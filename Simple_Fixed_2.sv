==> flow/design.v <==
module Simple_Fixed_2 (
    clock,
    reset,
    op_code,
    instr_format,
    dest_reg_addr,
    src_reg_a,
    src_reg_b,
    imm_value,
    enable_reg_write,
    wb_data,
    wb_reg_addr,
    wb_enable_reg_write,
    branch_is_taken,
    delayed_rt_addr,
    delayed_enable_reg_write
);
  input clock, reset;
  input [0:10] op_code;
  input [2:0] instr_format;
  input [0:6] dest_reg_addr;
  input [0:127] src_reg_a, src_reg_b;
  input [0:17] imm_value;
  input enable_reg_write;
  input branch_is_taken;
  output logic [0:127] wb_data;
  output logic [0:6] wb_reg_addr;
  output logic wb_enable_reg_write;
  logic [3:0][0:127] delayed_rt_data;
  output logic [3:0][0:6] delayed_rt_addr;
  output logic [3:0] delayed_enable_reg_write;
  logic [6:0] i;
  logic [0:127] temporary_variable, s;
  always_comb begin
    wb_data = delayed_rt_data[2];
    wb_reg_addr = delayed_rt_addr[2];
    wb_enable_reg_write = delayed_enable_reg_write[2];
  end
  always_ff @(posedge clock) begin
    if (reset == 1) begin
      delayed_rt_data[3] <= 0;
      delayed_rt_addr[3] <= 0;
      delayed_enable_reg_write[3] <= 0;
      for (i = 0; i < 3; i = i + 1) begin
        delayed_rt_data[i] <= 0;
        delayed_rt_addr[i] <= 0;
        delayed_enable_reg_write[i] <= 0;
      end
    end else begin
      delayed_rt_data[3] <= delayed_rt_data[2];
      delayed_rt_addr[3] <= delayed_rt_addr[2];
      delayed_enable_reg_write[3] <= delayed_enable_reg_write[2];
      delayed_rt_data[2] <= delayed_rt_data[1];
      delayed_rt_addr[2] <= delayed_rt_addr[1];
      delayed_enable_reg_write[2] <= delayed_enable_reg_write[1];
      delayed_rt_data[1] <= delayed_rt_data[0];
      delayed_rt_addr[1] <= delayed_rt_addr[0];
      delayed_enable_reg_write[1] <= delayed_enable_reg_write[0];
      if (instr_format == 0 && op_code == 0) begin
        delayed_rt_data[0] <= 0;
        delayed_rt_addr[0] <= 0;
        delayed_enable_reg_write[0] <= 0;
      end else begin
        delayed_rt_addr[0] <= dest_reg_addr;
        delayed_enable_reg_write[0] <= enable_reg_write;
        if (branch_is_taken) begin
          delayed_rt_data[0] <= 0;
          delayed_rt_addr[0] <= 0;
          delayed_enable_reg_write[0] <= 0;
        end else if (instr_format == 0) begin
          case (op_code)
            11'b00001011111: begin
              for (int i = 0; i < 8; i = i + 1) begin
                bit [4:0] shift_amount;
                shift_amount = src_reg_b[(i*16)+:5];
                if (shift_amount < 16) begin
                  delayed_rt_data[0][(i*16)+:16] = src_reg_a[(i*16)+:16] << shift_amount;
                end else begin
                  delayed_rt_data[0][(i*16)+:16] = 16'h0000;
                end
              end
            end
            11'b00001111111: begin
              for (i = 0; i <= 15; i = i + 2) begin
                s = (imm_value & 7'h1F);
                temporary_variable = src_reg_a[(i*8)+:16];
                for (int b = 0; b < 16; b = b + 1) begin
                  if (b + s < 16) delayed_rt_data[0][(i*8)+b] = temporary_variable[b+s];
                  else delayed_rt_data[0][(i*8)+b] = 0;
                end
              end
            end
            11'b00001011011: begin
              for (int i = 0; i < 16; i = i + 4) begin
                bit [5:0] shift_amount;
                shift_amount = src_reg_b[(i*8)+:32] & 32'h0000003F;
                delayed_rt_data[0][(i * 8) +: 32] = (shift_amount < 32) ? (src_reg_a[(i * 8) +: 32] << shift_amount) : 32'h00000000;
              end
            end
            11'b00001011100: begin
              for (i = 0; i <= 15; i = i + 2) begin
                temporary_variable[0:15] = src_reg_a[(i*8)+:16];
                for (int b = 0; b < 16; b = b + 1) begin
                  if ((b + (src_reg_b[(i*8)+:16] & 16'h000F)) < 16) begin
                    delayed_rt_data[0][(i*8)+b] = temporary_variable[b+(src_reg_b[(i*8) +: 16] & 16'h000F)];
                  end else begin
                    delayed_rt_data[0][(i*8)+b] = temporary_variable[b+(src_reg_b[(i*8) +: 16] & 16'h000F)-16];
                  end
                end
              end
            end
            11'b00001011000: begin
              for (i = 0; i <= 15; i = i + 4) begin
                temporary_variable[0:31] = src_reg_a[(i*8)+:32];
                for (int b = 0; b < 32; b = b + 1) begin
                  if ((b + (src_reg_b[(i*8)+:32] & 32'h0000001F)) < 32) begin
                    delayed_rt_data[0][(i*8)+b] = temporary_variable[b+(src_reg_b[(i*8) +: 32] & 32'h0000001F)];
                  end else begin
                    delayed_rt_data[0][(i*8)+b] = temporary_variable[b+(src_reg_b[(i*8) +: 32] & 32'h0000001F)-32];
                  end
                end
              end
            end
            11'b00001111011: begin
              bit [6:0] shift_amount;
              shift_amount = imm_value[11:17];
              for (int i = 0; i <= 15; i = i + 4) begin
                bit [31:0] temporary_variable;
                temporary_variable = src_reg_a[(i*8)+:32];
                for (int b = 0; b < 32; b = b + 1) begin
                  if (b + shift_amount < 32)
                    delayed_rt_data[0][(i*8)+b] = temporary_variable[b+shift_amount];
                  else delayed_rt_data[0][(i*8)+b] = 0;
                end
              end
            end
            11'b00001111100: begin
              bit [6:0] shift_amount;
              shift_amount = imm_value[11:17];
              for (int i = 0; i <= 15; i = i + 2) begin
                bit [15:0] temporary_variable;
                temporary_variable = src_reg_a[(i*8)+:16];
                for (int b = 0; b < 16; b = b + 1) begin
                  int rotated_index;
                  rotated_index = (b + (shift_amount & 16'h000F)) % 16;
                  delayed_rt_data[0][(i*8)+b] = temporary_variable[rotated_index];
                end
              end
            end
            11'b00001111000: begin
              bit [6:0] shift_amount;
              shift_amount = imm_value[11:17];
              for (int i = 0; i <= 15; i = i + 4) begin
                bit [31:0] temporary_variable;
                temporary_variable = src_reg_a[(i*8)+:32];
                for (int b = 0; b < 32; b = b + 1) begin
                  int rotated_index;
                  rotated_index = (b + (shift_amount & 32'h0000001F)) % 32;
                  delayed_rt_data[0][(i*8)+b] = temporary_variable[rotated_index];
                end
              end
            end
          endcase
        end
      end
    end
  end
endmodule
**Reports on Simple_Fixed_2**

Tool output for the design above, in the order of the flow.
Lines are those of the file above, counted from 1.
Operators: Yosys type, input widths -> output width; for muxes data width and select width s.
A cell with - has no value.

- Top: Simple_Fixed_2
- Clock: clock
- Cell library: sky130hd
- Library corner: tt_025C_1v80

**Elaborated design**

Yosys after proc, flatten, opt, wreduce and memory -nomap, before mapping. Memory bits, and registers merged into a memory's read port (data or address), are not among the register bits. Print and check cells are not counted.

- Equality and inequality tests: 8
- Bitwise gates (word level): 3
- Divide/modulo/power cells: 0
- Magnitude comparators: 316
- Add/subtract/negate cells: 1120
- Multiply operators: 0
- Shift operators: 1036
- Reduce/logical cells: 9
- Mux-type cells: 653

Operators by type and width:

| kind | number |
|---|---|
| $shiftx 128x9->1 | 256 |
| $shiftx 128x32->1 | 244 |
| $shiftx 128x8->1 | 140 |
| $sub 7x32->32 const A | 244 |
| $lt 32x6->1 const B | 155 |
| $shiftx 32x6->1 | 128 |
| $lt 32x5->1 const B | 120 |
| $shiftx 32x32->1 | 93 |
| $shiftx 16x5->1 | 128 |
| $lt 128x5->1 const B | 15 |
| $sub 8x6->9 const A | 128 |
| $sub 8x7->9 const A | 128 |
| $pmux 1 s8 | 128 |
| $shiftx 32x9->1 | 31 |
| $sub 6x6->7 const B | 124 |
| $sub 5x5->6 const B | 120 |
| $mux 1 | 512 |
| $add 5x5->6 const A | 64 |
| $add 4x4->5 const A | 64 |
| $add 4x5->6 const A | 40 |
| $add 3x4->5 const A | 32 |
| $shl 16x5->16 | 8 |
| $shl 32x6->32 | 4 |
| $shiftx 32x8->1 | 4 |
| $add 5x7->8 const A | 16 |
| $mux 32 | 4 |
| $mux 16 | 8 |
| $add 3x5->6 const A | 20 |

Other operator kinds: 38; their cells: 187.

- Bits of input ports: 299
- Flip-flop bits (word level): 448
- Word width x clocked read ports: 0
- Word-level cells: 3158
- Memories: 0
- Latch bits: 0
- Memory bits (read-only): 0
- Memory bits (writable): 0

**Logic depth**

Longest topological path by Yosys (ltp), each cell counted once; first at word level (registers and memories cut), then after technology mapping (sequential cells cut; the memories' decode and read muxes count).

- Word-level depth: 6
- ABC_AREA: 0
- Gate-level depth with buffers: 18
- Gate-level depth less buffers: 10

**Synthesis result**

Source: synth_stat.txt of the flow (Yosys; design flattened, memories mapped). It holds for the ABC_AREA given above (unset counts as 0); a run with the other value may have another netlist.

- Flip-flop cells: 416
- Buffers: 917
- Cell area after synthesis: 59180.5 um^2
- Cell count: 6584

Cells by type:

| type | number | area in all (um^2) |
|---|---|---|
| sky130_fd_sc_hd__mux4_2 | 651 | 1.47E+04 |
| sky130_fd_sc_hd__mux2i_1 | 836 | 8.37E+03 |
| sky130_fd_sc_hd__dfxtp_1 | 416 | 8.33E+03 |
| sky130_fd_sc_hd__mux2_2 | 219 | 2.47E+03 |
| sky130_fd_sc_hd__nand2_1 | 588 | 2.21E+03 |
| sky130_fd_sc_hd__nor2b_1 | 320 | 2001.92 |
| sky130_fd_sc_hd__clkbuf_1 | 499 | 1.87E+03 |
| sky130_fd_sc_hd__a21oi_1 | 354 | 1.77E+03 |
| sky130_fd_sc_hd__o21ai_0 | 349 | 1.75E+03 |
| sky130_fd_sc_hd__nor2_1 | 362 | 1.36E+03 |
| sky130_fd_sc_hd__buf_4 | 176 | 1.32E+03 |
| sky130_fd_sc_hd__ha_1 | 93 | 1.16E+03 |
| sky130_fd_sc_hd__xnor2_1 | 132 | 1.16E+03 |
| sky130_fd_sc_hd__buf_2 | 169 | 845.811 |
| sky130_fd_sc_hd__a211oi_1 | 84 | 630.605 |
| sky130_fd_sc_hd__a221oi_1 | 62 | 543.021 |
| sky130_fd_sc_hd__nand3_1 | 108 | 540.518 |
| sky130_fd_sc_hd__o211ai_1 | 66 | 495.475 |

Other cell types: 86; their cells: 1100.

**Worst setup path after synthesis**

Path of least setup slack by OpenSTA after synthesis, without wires, with an ideal clock, recovery checks aside; 20% of the period is set as input and as output delay. Where synthesis merged equal registers, the netlist keeps one of their names.

- Path type: input -> register
- From: input port imm_value[15]
- To: register delayed_rt_data
- Arrival: 5287 ps
- Path delay: 4154 ps
- External input delay: 1250 ps
- Period: 6250 ps
- Launch time at the first pin: 1250 ps
- Buffers on the path: 8
- Setup slack: 846 ps
- Driving pins on the path: 16
- Synthesis period reached: 5404 ps

"path delay" is the arrival time less input delay plus setup time.
"driving pins on the path": output pins that drive a net of the path, with the launching flip-flop's if there is one; two outputs of one cell count as two.
"synthesis period reached" = period - worst setup slack (recovery checks aside). The figure is calculated, with input and output delays left at 20% of the set period.
An end named without its bit number is one bit of that signal or, where synthesis recoded a state register, one of its new flip-flops.

- Cell sequence: sky130_fd_sc_hd__buf_4 sky130_fd_sc_hd__buf_2 sky130_fd_sc_hd__inv_1 sky130_fd_sc_hd__buf_2 sky130_fd_sc_hd__buf_1 sky130_fd_sc_hd__clkbuf_1 sky130_fd_sc_hd__ha_1 sky130_fd_sc_hd__clkbuf_1 sky130_fd_sc_hd__buf_2 sky130_fd_sc_hd__buf_2 sky130_fd_sc_hd__mux4_2 sky130_fd_sc_hd__mux4_2 sky130_fd_sc_hd__a221o_1 sky130_fd_sc_hd__a221oi_1 sky130_fd_sc_hd__nand2_1 sky130_fd_sc_hd__a32o_1

Ends and longest elaborated chain, post-synthesis:

| what | line | source |
|---|---|---|
| from (decl) | 23 | `input [0:17] imm_value;` |

No chain of elaborated cells between the ends is given.

**Path in the finished layout**

Path of least setup slack in the final report of record 1 (OpenROAD, finished layout, wires in). Where an end is a register, its clock arrival counts in the times.
The path's times are printed in steps of 10 ps; the period is the one set.

- Path type: input -> register
- From: input port op_code[9]
- To: register delayed_rt_data
- External input delay: 1170 ps
- Setup slack: 290 ps
- Launch time at the first pin: 1170 ps
- Period: 5840 ps
- Buffers on the path: 3
- Driving pins on the path: 11
- Arrival: 6070 ps

An end named without its bit number is one bit of that signal or, where synthesis recoded a state register, one of its new flip-flops.
Between the ends stands the longest chain of elaborated cells between them, by number of cells; it is not shown to be the way that was timed. Of several equally long chains one is given.
Each line given opens the expression or statement behind the cell; cells for indexed reads and writes are added by Yosys, which also makes memories of some case tables.

- Cell sequence: sky130_fd_sc_hd__clkdlybuf4s50_1 sky130_fd_sc_hd__and2_1 sky130_fd_sc_hd__and4_1 sky130_fd_sc_hd__buf_4 sky130_fd_sc_hd__mux2i_1 sky130_fd_sc_hd__nor3_1 sky130_fd_sc_hd__inv_1 sky130_fd_sc_hd__a2bb2o_1 sky130_fd_sc_hd__a2111oi_0 sky130_fd_sc_hd__buf_4 sky130_fd_sc_hd__nor2_1
- Length of the longest elaborated chain: 3
- Elaborated cells on any way between the ends: 14

Ends and longest elaborated chain, post-layout:

| what | line | source |
|---|---|---|
| from (decl) | 19 | `input [0:10] op_code;` |
| $eq 11x7->1 | 71 | `case (op_code)` |
| $reduce_bool 8->1 | - |  |
| $reduce_and 2->1 | - |  |

Settings and measured results of 2 stored flow runs for module Simple_Fixed_2 (sky130hd), not sorted in any way. The constraints put input and output delay at 20% of the set period each and load the outputs with 0.01 pF.
"clock period achieved" is the run's clock period less its worst setup slack. It is reckoned from that one timing run; input and output delays stay at 20% of the period that was set.
"critical path time" = time allowed to the worst setup path (clock period - input delay - output delay, where it has them) - its slack; a late launch clock adds to it, a late capture clock takes from it.
By "total power after layout" is meant OpenSTA's value without simulated activity: inputs other than the clock are taken to toggle once in ten clock periods, and the tool carries that through the logic.
"critical path time" is given in steps of 10 ps.
A setting shown as - is not set for that run.

| setting or result | record 1 | record 2 |
|---|---|---|
| period_ns | 5.84 | 6.6 |
| CORE_UTILIZATION | 44 | 40 |
| PLACE_DENSITY_LB_ADDON | 0.15 | - |
| CORE_MARGIN | 6 | 2 |
| CELL_PAD_IN_SITES_GLOBAL_PLACEMENT | 0 | - |
| CELL_PAD_IN_SITES_DETAIL_PLACEMENT | 2 | - |
| GPL_TIMING_DRIVEN | 1 | - |
| GPL_ROUTABILITY_DRIVEN | 1 | - |
| CTS_CLUSTER_SIZE | 68 | - |
| CTS_CLUSTER_DIAMETER | 68 | - |
| SLEW_MARGIN | 25 | 20 |
| MAX_ROUTING_LAYER | met5 | - |
| CAP_MARGIN | 20 | 20 |
| cell area after synthesis (um^2) | 59180.5 | 59180.5 |
| total die area (um^2) | 143448.0 | 151045.0 |
| standard-cell area after routing (um^2) | 66932.9 | 66601.4 |
| post-route utilization | 0.502 | 0.452 |
| worst setup slack after layout (ps) | 290 | 858 |
| setup total negative slack (ps) | 0 | 0 |
| worst hold slack after layout (ps) | 426 | 425 |
| total power after layout (mW) | 11.611 | 10.600 |
| clock period achieved (ps) | 5550 | 5742 |
| critical path time (ps) | 4380 | 4420 |
| worst setup path type | input -> register | input -> register |
